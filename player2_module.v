==> flow/design.v <==
module player2_module (clk,buttons,other_player_pos,other_player_next_pos,rand_pos,random_delay,my_pos,next_pos,score);
	input clk;
	input[8:0] buttons;
	input[3:0] other_player_pos;
	input[3:0] other_player_next_pos;
	input[3:0] rand_pos;
	input[26:0] random_delay;
	output[3:0] my_pos;
	output[3:0] next_pos;
	output[15:0] score;
	reg[3:0] my_pos;
	reg[15:0] score;
	reg[3:0] next_pos;
	reg[26:0] delay_countdown;
	reg[26:0] timeout_countdown;
	always@(posedge clk) begin
		if (delay_countdown > 0) begin
			if (next_pos == other_player_pos || next_pos == other_player_next_pos)
				next_pos <= (next_pos+2)%9;
			delay_countdown <= delay_countdown -1;
		end
		else if (delay_countdown == 0) begin
			my_pos <= next_pos;
			next_pos <= 4'bx;
			timeout_countdown <= 26'd75_000_000;
		end
		else begin
			if (timeout_countdown > 0) 
				if (buttons[my_pos]) begin
					my_pos <= 4'bx;
					next_pos <= rand_pos;
					delay_countdown <= 25_000_000 + random_delay;
					if (timeout_countdown > 26'd50_000_000)
							score <=  score + 200;
					else if (timeout_countdown > 26'd25_000_000)
						score <= score + 100;
					else
						score <= score + 50;
				end					
			else begin
				my_pos <= 4'bx;
				next_pos <= rand_pos;
				delay_countdown <= 25_000_000 + random_delay;
			end
		end
	end
endmodule
==> From RTL to reports: player2_module <==
Tool output for the design above, in the order of the flow.
Line numbers count from 1 in the design file above.
Operators: Yosys type, input widths -> output width; for muxes data width and select width s.
Cell names lack the library's common part.
{ "design": {"top_module": "player2_module", "clock": "clk", "lib": "sky130hd", "pvt_corner": "tt_025C_1v80"} }

==> Word level <==
Yosys after proc, flatten, opt, wreduce and memory -nomap, before mapping. Memory bits, and registers merged into a memory's read port (data or address), are not among the register bits. Print and check cells are not counted. Equal cells are merged and count once.
{ "bits": {"input_bits": 49, "word_cells": 26, "ff_bits": 51, "output_inout_bits": 24} }
{ "op_classes": {"n_div": 1, "addsub": 4, "eq_ne": 4, "shifts": 1, "reduce_and_logical": 3, "logic": 2, "n_mux": 6, "n_cmp": 1} }
{ "op_table": {"columns": ["op", "n"], "rows": [
  ["$mod 32x4->32 const B", 1],
  ["$mux 27", 2],
  ["$add 25x27->27 const A", 1],
  ["$sub 27x1->27 const B", 1],
  ["$gt 27x1->1 const B", 1],
  ["$logic_not 27->1", 1],
  ["$add 16x6->16 const B", 1],
  ["$mux 4", 4],
  ["$shiftx 9x4->1", 1],
  ["$eq 4x4->1", 2],
  ["$add 4x2->5 const B", 1],
  ["$reduce_and 3->1", 1],
  ["$not 1->1", 2],
  ["$ne 2x1->1 const B", 1],
  ["$ne 2x2->1 const B", 1],
  ["$logic_or 1x1->1", 1]
]} }

==> Depth <==
Depth = most cells in a row (Yosys ltp): at word level without a register or memory, in the mapped netlist without a sequential cell, where the memories' decode and read muxes count.
{ "depth": {"word_depth": 4, "abc_area": 0, "mapped_depth": 10, "mapped_depth_nobuf": 9} }

==> Mapped cells and area <==
Source: synth_stat.txt of the flow (Yosys; design flattened, memories mapped). It holds for the ABC_AREA given above (unset counts as 0); a run with the other value may have another netlist.
{ "by_type": {"columns": ["cell", "n", "area_total_um2"], "rows": [
  ["edfxtp_1", 50, 1501.44],
  ["xnor2_1", 41, 359.094],
  ["xor2_1", 19, 166.41],
  ["ha_1", 10, 125.12],
  ["nand2_1", 28, 105.101],
  ["nor4_1", 16, 100.096],
  ["nor2_1", 19, 71.318],
  ["mux2i_1", 7, 70.067],
  ["a21oi_1", 13, 65.062],
  ["nand3_1", 13, 65.062],
  ["nor3_1", 13, 65.062],
  ["o21ai_2", 6, 52.55],
  ["o21ai_0", 10, 50.048],
  ["buf_6", 4, 45.043],
  ["nor2b_1", 7, 43.792],
  ["inv_1", 11, 41.29],
  ["buf_12", 2, 40.038],
  ["or4_1", 4, 30.029]
]} }
Other cell types: 41; their cells: 74.
{ "synth_totals": {"stdcells": 347, "sequential_area_um2": 1501.4, "mapped_area_um2": 3563.4, "ffs": 50, "buf_cells": 15} }

==> Timing after synthesis <==
Path of least setup slack by OpenSTA after synthesis, without wires, with an ideal clock, recovery checks aside; 20% of the period is set as input and as output delay. Where synthesis merged equal registers, the netlist keeps one of their names.
{ "synth_path": {"path_type": "flip-flop to flip-flop", "from": "register next_pos[1]", "to": "register next_pos[1]", "driving_pins": 10, "path_slack_ns": 0.070, "t_arrival_ns": 2.514, "period_ns": 2.84, "setup_time_ns": 0.256, "n_path_buf": 1, "t_required_ns": 2.584, "delay_ns": 2.770, "t_first_pin_ns": 0.000, "period_less_setup_slack_ns": 2.77} }
"delay_ns" is the arrival time less input delay plus setup time.
"driving_pins": output pins that drive a net of the path, with the launching flip-flop's if there is one; two outputs of one cell count as two.
"period_less_setup_slack_ns" = period - worst setup slack (recovery checks aside). The figure is calculated, with input and output delays left at 20% of the set period.
Between the ends stands the longest chain of elaborated cells between them, by number of cells; it is not shown to be the way that was timed. Of several equally long chains one is given.
A line is the first line of the expression or statement that the cell stems from. Yosys adds cells for indexed reads and writes and turns some case tables into memories.
A register here has more assigning lines than the two given.
Ways into the end's enable are left out, as the timed path ends at the data pin.
{ "synth_between": {"path_cell_list": "edfxtp_1 clkbuf_1 inv_1 ha_1 nand3b_1 ha_1 nor3b_1 a311oi_1 o21bai_1 a22o_1", "elab_chain_len": 4, "cells_between": 7, "lines_between": 3, "cone_classes": "add/sub (1); div (1); eq/ne (2); mux (2); reduce/logical (1)"} }
{ "synth_rtl": {"columns": ["item", "line_no", "rtl"], "rows": [
  ["from (decl)", 9, "output[3:0] next_pos;"],
  ["from (assign)", 19, "next_pos <= (next_pos+2)%9;"],
  ["from (assign)", 31, "next_pos <= rand_pos;"],
  ["$add 4x2->5", 19, null],
  ["$mod 32x4->32", 19, null],
  ["$mux 4", 18, "if (next_pos == other_player_pos || next_pos == other_player_next_pos)"],
  ["$mux 4", 17, "if (delay_countdown > 0) begin"],
  ["to (assign)", 19, null],
  ["to (assign)", 31, null],
  ["to (decl)", 9, null]
]} }

==> Path in the finished layout <==
Path of least setup slack in the final report of job 2 (OpenROAD, finished layout, wires in). Where an end is a register, its clock arrival counts in the times.
{ "layout_path": {"path_type": "flip-flop to flip-flop", "from": "register delay_countdown[5]", "to": "register delay_countdown[22]", "n_path_buf": 0, "period_ns": 4.85, "path_slack_ns": 1.59, "setup_time_ns": 0.27, "driving_pins": 7, "t_first_pin_ns": 0.30, "t_required_ns": 4.89, "t_arrival_ns": 3.29} }
Between the ends stands the longest chain of elaborated cells between them, by number of cells; it is not shown to be the way that was timed. Of several equally long chains one is given.
A register here has more assigning lines than the two given.
Ways into the end's enable are left out, as the timed path ends at the data pin.
{ "layout_between": {"path_cell_list": "edfxtp_1 nor4_1 nand4b_1 or3_4 clkinv_8 or3_1 o211ai_1", "elab_chain_len": 3, "cells_between": 5, "lines_between": 3, "cone_classes": "add/sub (1); compare (1); mux (2); reduce/logical (1)"} }
{ "layout_rtl": {"columns": ["item", "line_no", "rtl"], "rows": [
  ["from (decl)", 14, "reg[26:0] delay_countdown;"],
  ["from (assign)", 20, "delay_countdown <= delay_countdown -1;"],
  ["from (assign)", 32, "delay_countdown <= 25_000_000 + random_delay;"],
  ["$logic_not 27->1", 22, "else if (delay_countdown == 0) begin"],
  ["$mux 27", 22, null],
  ["$mux 27", 17, "if (delay_countdown > 0) begin"],
  ["to (assign)", 20, null],
  ["to (assign)", 32, null],
  ["to (decl)", 14, null]
]} }

==> runs of player2_module <==
Stored flow runs of player2_module (2 of them; Yosys, OpenROAD, sky130hd). They differ in their settings and are not a sequence. Constraints: input delay and output delay 20% of the set period each, output load 0.01 pF.
"achieved clock period (ns)" = clock period - worst setup slack. The figure is calculated, with input and output delays left at 20% of the set period.
"worst setup path time (ns)": the worst setup path's part of the clock period (all of it between registers, 20% less for each end at a port) less its slack. A launch clock that arrives late makes it longer, a capture clock that arrives late makes it shorter.
"finish__power__total" is the tool's figure for a default switching activity; nothing was simulated.

settings of job 1
{
  "period_ns": 5.34,
  "CORE_UTILIZATION": 45,
  "PLACE_DENSITY_LB_ADDON": 0.12,
  "CORE_ASPECT_RATIO": 1.65,
  "CELL_PAD_IN_SITES_GLOBAL_PLACEMENT": 3,
  "ABC_AREA": 1,
  "GPL_TIMING_DRIVEN": 1,
  "CTS_CLUSTER_SIZE": 79,
  "CAP_MARGIN": 10,
  "CORE_MARGIN": 2,
  "SLEW_MARGIN": 20
}
report of job 1: did not finish, place, FLW-0024

settings of job 2
{
  "period_ns": 4.85,
  "CORE_UTILIZATION": 41,
  "PLACE_DENSITY_LB_ADDON": 0.19,
  "GPL_ROUTABILITY_DRIVEN": 0,
  "CAP_MARGIN": 20,
  "MAX_ROUTING_LAYER": "met5",
  "CORE_MARGIN": 2,
  "SLEW_MARGIN": 20
}
report of job 2
yosys chip area after synthesis (um^2): 3563.4
finish__design__die__area: 9452.7
finish__design__instance__area__stdcell: 4357.9
finish__design__instance__utilization: 0.5071
finish__timing__setup__ws: 1.595
finish__timing__setup__tns: 0.000
finish__timing__hold__ws: 0.594
finish__power__total: 1.061e-03
achieved clock period (ns): 3.255
worst setup path time (ns): 3.26
worst setup path kind: flip-flop to flip-flop
